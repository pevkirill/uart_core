==> flow/design.v <==
module slave_mm (
	input              clk_i          ,  
	input              arst_n_i       ,  
	input  logic [3:0] avs_address_i  ,
	input  logic       avs_read_i     ,
	input  logic       avs_write_i    ,
	input  logic       ready          ,
	input  logic [7:0] avs_writedata_i,
	output logic [7:0] avs_readdata_o ,
	output logic [7:0] data_o         ,
	output logic       valid          ,
	input  logic [7:0] data_i		  
);
logic [7:0] reg_slave_0;
logic [7:0] reg_slave_1;
logic [7:0] reg_slave_2;
logic [7:0] reg_slave_3;
assign valid  = (avs_address_i == 4'h0 && avs_write_i && ready) ? 1'b1 : 1'b0;
assign data_o = avs_writedata_i;
always @(posedge clk_i or negedge arst_n_i)
	begin
		if (~arst_n_i) begin
			reg_slave_0 <= '0;
			reg_slave_1 <= '0;
			reg_slave_2 <= '0;
			reg_slave_3 <= '0;
		end
		else if (avs_write_i) begin
			case (avs_address_i)
				4'd0 : reg_slave_0   <= avs_writedata_i;
				4'd1 : reg_slave_1   <= avs_writedata_i;
				4'd2 : reg_slave_2   <= avs_writedata_i;
				4'd3 : reg_slave_3   <= avs_writedata_i;
				default : begin
					reg_slave_0 <= reg_slave_0;
					reg_slave_1 <= reg_slave_1;
					reg_slave_2 <= reg_slave_2;
					reg_slave_3 <= reg_slave_3;
				end
			endcase  
		end
	end
always @(posedge clk_i or negedge arst_n_i)
	begin
		if (~arst_n_i) avs_readdata_o <= '0;
		else if (avs_read_i) begin
			case (avs_address_i)
				4'd0 : avs_readdata_o  <= reg_slave_0;
				4'd1 : avs_readdata_o  <= {{7{1'b0}}, ready};
				4'd2 : avs_readdata_o  <= data_i;
				4'd3 : avs_readdata_o  <= reg_slave_3;
				default : begin
					avs_readdata_o <= avs_readdata_o;
				end
			endcase
		end
	end
endmodule
[Step by step through the tools: slave_mm]
The steps from the RTL of slave_mm to its reports follow in flow order.
Line numbers count from 1 in the design file above.
Operators carry their Yosys type and port widths (W data, S select, Z words).
Library cell names are shortened.
Not given: n/a
Inputs
  design top: slave_mm
  clock: clk_i
  cell library: sky130hd
  timing corner: tt_025C_1v80

[Elaborated design]
Yosys after proc, flatten, opt, wreduce and memory -nomap, before mapping. Memory bits, and registers merged into a memory's read port (data or address), are not among the register bits. Print and check cells are not counted. Equal cells are merged and count once.
Storage and ports
  output and inout port bits: 17
  word-level cells: 15
  bits of input ports: 25
  flip-flop bits (word level): 24
Operators by class
  eq/ne operators: 3
  mux-type cells: 2
  reduce/logical cells: 7
Operators by type and width (number)
  $pmux W8 S4: 1
  $eq A4 B2 Y1 const B: 2
  $reduce_and A2 Y1: 3
  $eq A4 B1 Y1 const B: 1
  $logic_not A4 Y1: 1
  $reduce_bool A4 Y1: 1
  $logic_and A1 B1 Y1: 2
  $mux W1: 1

[Depth]
Depth = most cells in a row (Yosys ltp): at word level without a register or memory, in the mapped netlist without a sequential cell, where the memories' decode and read muxes count.
Logic depth
  depth after elaboration: 4
  ABC_AREA: 0
  depth in mapped cells: 5
  mapped depth without buffers: 3

[Synthesis result]
Yosys stat after the flow's synthesis: flattened, memories mapped to cells. It holds for the ABC_AREA given above (unset counts as 0); a run with the other value may have another netlist.
Cells by type
  dfrtp_1: number 24, total area 600.576 um2
  mux2_2: number 24, total area 270.259 um2
  buf_4: number 10, total area 75.072 um2
  mux2i_1: number 7, total area 70.067 um2
  nand3_1: number 7, total area 35.034 um2
  o21ai_0: number 7, total area 35.034 um2
  mux4_2: number 1, total area 22.522 um2
  nand4_2: number 1, total area 12.512 um2
  buf_6: number 1, total area 11.261 um2
  nor2_1: number 3, total area 11.261 um2
  nand3_2: number 1, total area 10.01 um2
  clkbuf_1: number 1, total area 3.754 um2
  inv_1: number 1, total area 3.754 um2
  nand2_1: number 1, total area 3.754 um2
Synthesis totals
  buffers: 12
  sequential area: 600.6 um2
  cell count: 89
  mapped area: 1164.9 um2
  flip-flops: 24

[Timing after synthesis]
OpenSTA on the mapped netlist: ideal clock, no wires. The path of least setup slack (recovery checks aside). Input and output delay are each 20% of the period. Register names are those of the netlist, which keeps one name where synthesis merged equal registers.
Timing path after synthesis
  kind: input-to-reg
  from: input port avs_address_i[1]
  to: register avs_readdata_o[0]
  input delay: 0.260 ns
  data required time: 1.175 ns
  stages: 4
  period: 1.3 ns
  buffers on the path: 2
  path delay: 0.975 ns
  arrival time: 1.110 ns
  slack: 0.066 ns
  period reached after synthesis: 1.234 ns
"path delay" = arrival - input delay + setup time.
"stages" counts driving pins, that of a launching flip-flop among them; a cell with two outputs on the path counts twice.
"period reached after synthesis" = period - worst setup slack (recovery checks aside). The figure is calculated, with input and output delays left at 20% of the set period.
Between the ends stands the longest chain of elaborated cells between them, by number of cells; it is not shown to be the way that was timed. Of several equally long chains one is given.
Each line given opens the expression or statement behind the cell; cells for indexed reads and writes are added by Yosys, which also makes memories of some case tables.
A register here has more assigning lines than the two given.
Between the ends, after synthesis
  cell sequence: buf_4 > buf_4 > mux4_2 > mux2_2
  length of the longest elaborated chain: 3
Ends and longest elaborated chain, after synthesis
  start: declaration: line 4  | input logic [3:0] avs_address_i ,
  $eq A4 B2 Y1: line 47  | case (avs_address_i)
  $reduce_bool A4 Y1
  $reduce_and A2 Y1
  end: assignment: line 48  | 4'd0 : avs_readdata_o <= reg_slave_0;
  end: assignment: line 49  | 4'd1 : avs_readdata_o <= {{7{1'b0}}, ready};
  end: declaration: line 9  | output logic [7:0] avs_readdata_o ,

[Timing after layout]
Path of least setup slack in the final report of run 1 (OpenROAD, finished layout, wires in). Where an end is a register, its clock arrival counts in the times.
Timing path post-layout
  kind: input-to-output
  from: input port avs_writedata_i[5]
  to: output port data_o[5]
  buffers on the path: 2
  input delay: 0.35 ns
  data required time: 1.40 ns
  arrival time: 1.37 ns
  stages: 2
  period: 1.75 ns
  slack: 0.03 ns
Between the ends, post-layout
  cell sequence: clkdlybuf4s50_1 > clkdlybuf4s50_1
  length of the longest elaborated chain: 0
Ends and longest elaborated chain, post-layout
  start: declaration: line 8  | input logic [7:0] avs_writedata_i,
  end: declaration: line 10  | output logic [7:0] data_o ,

Settings and measured results of 2 stored flow runs for module slave_mm (sky130hd), not sorted in any way. The constraints put input and output delay at 20% of the set period each and load the outputs with 0.01 pF.
"achieved clock period (ns)" means the clock period less the worst setup slack. The figure is calculated, with input and output delays left at 20% of the set period.
"worst setup path time (ns)" = time allowed to the worst setup path (clock period - input delay - output delay, where it has them) - its slack; a late launch clock adds to it, a late capture clock takes from it.
By "finish__power__total" is meant OpenSTA's value without simulated activity: inputs other than the clock are taken to toggle once in ten clock periods, and the tool carries that through the logic.

Flow files of run 1
==> flow/run.sh <==
#!/bin/bash
# the make line also repeats the synthesis and layout settings of config.mk as NAME=value (left out here)
make -C /OpenROAD-flow-scripts/flow DESIGN_CONFIG=/design/flow/config.mk WORK_HOME=/design/flow/orfs CLKGATE_MAP_FILE= finish
==> flow/config.mk <==
export PLATFORM = sky130hd
export DESIGN_NAME = slave_mm
export DESIGN_NICKNAME = slave_mm
export VERILOG_FILES = /design/flow/design.v
export SDC_FILE = /design/flow/constraint.sdc
export NUM_CORES = 4
export LEC_CHECK = 0
export CAP_MARGIN = 20
export CORE_MARGIN = 2
export CORE_UTILIZATION = 40
export SLEW_MARGIN = 20
==> flow/constraint.sdc <==
create_clock -name core_clock -period 1.75 [get_ports {clk_i}]
set_input_delay 0.3500 -clock core_clock [delete_from_list [all_inputs] [get_ports {clk_i}]]
set_output_delay 0.3500 -clock core_clock [all_outputs]
set_load 0.01 [all_outputs]

report of run 1
yosys chip area after synthesis (um^2): 1164.9
finish__design__die__area: 3359.9
finish__design__instance__area__stdcell: 1705.4
finish__design__instance__utilization: 0.6184
finish__timing__setup__ws: 0.033
finish__timing__setup__tns: 0.000
finish__timing__hold__ws: 0.388
finish__power__total: 1.477e-03
achieved clock period (ns): 1.717
worst setup path time (ns): 1.02
worst setup path kind: input-to-output

Flow files of run 2
==> flow/run.sh <==
#!/bin/bash
# the make line also repeats the synthesis and layout settings of config.mk as NAME=value (left out here)
make -C /OpenROAD-flow-scripts/flow DESIGN_CONFIG=/design/flow/config.mk WORK_HOME=/design/flow/orfs CLKGATE_MAP_FILE= finish
==> flow/config.mk <==
export PLATFORM = sky130hd
export DESIGN_NAME = slave_mm
export DESIGN_NICKNAME = slave_mm
export VERILOG_FILES = /design/flow/design.v
export SDC_FILE = /design/flow/constraint.sdc
export NUM_CORES = 4
export LEC_CHECK = 0
export CAP_MARGIN = 20
export CORE_MARGIN = 2
export CORE_UTILIZATION = 31
export CTS_CLUSTER_SIZE = 65
export GPL_TIMING_DRIVEN = 1
export PLACE_DENSITY_LB_ADDON = 0.04
export SLEW_MARGIN = 20
==> flow/constraint.sdc <==
create_clock -name core_clock -period 1.23 [get_ports {clk_i}]
set_input_delay 0.2460 -clock core_clock [delete_from_list [all_inputs] [get_ports {clk_i}]]
set_output_delay 0.2460 -clock core_clock [all_outputs]
set_load 0.01 [all_outputs]

report of run 2
yosys chip area after synthesis (um^2): 1164.9
finish__design__die__area: 4264.1
finish__design__instance__area__stdcell: 1796.7
finish__design__instance__utilization: 0.4945
finish__timing__setup__ws: 0.015
finish__timing__setup__tns: 0.000
finish__timing__hold__ws: 0.319
finish__power__total: 2.343e-03
achieved clock period (ns): 1.215
worst setup path time (ns): 0.97
worst setup path kind: input-to-reg
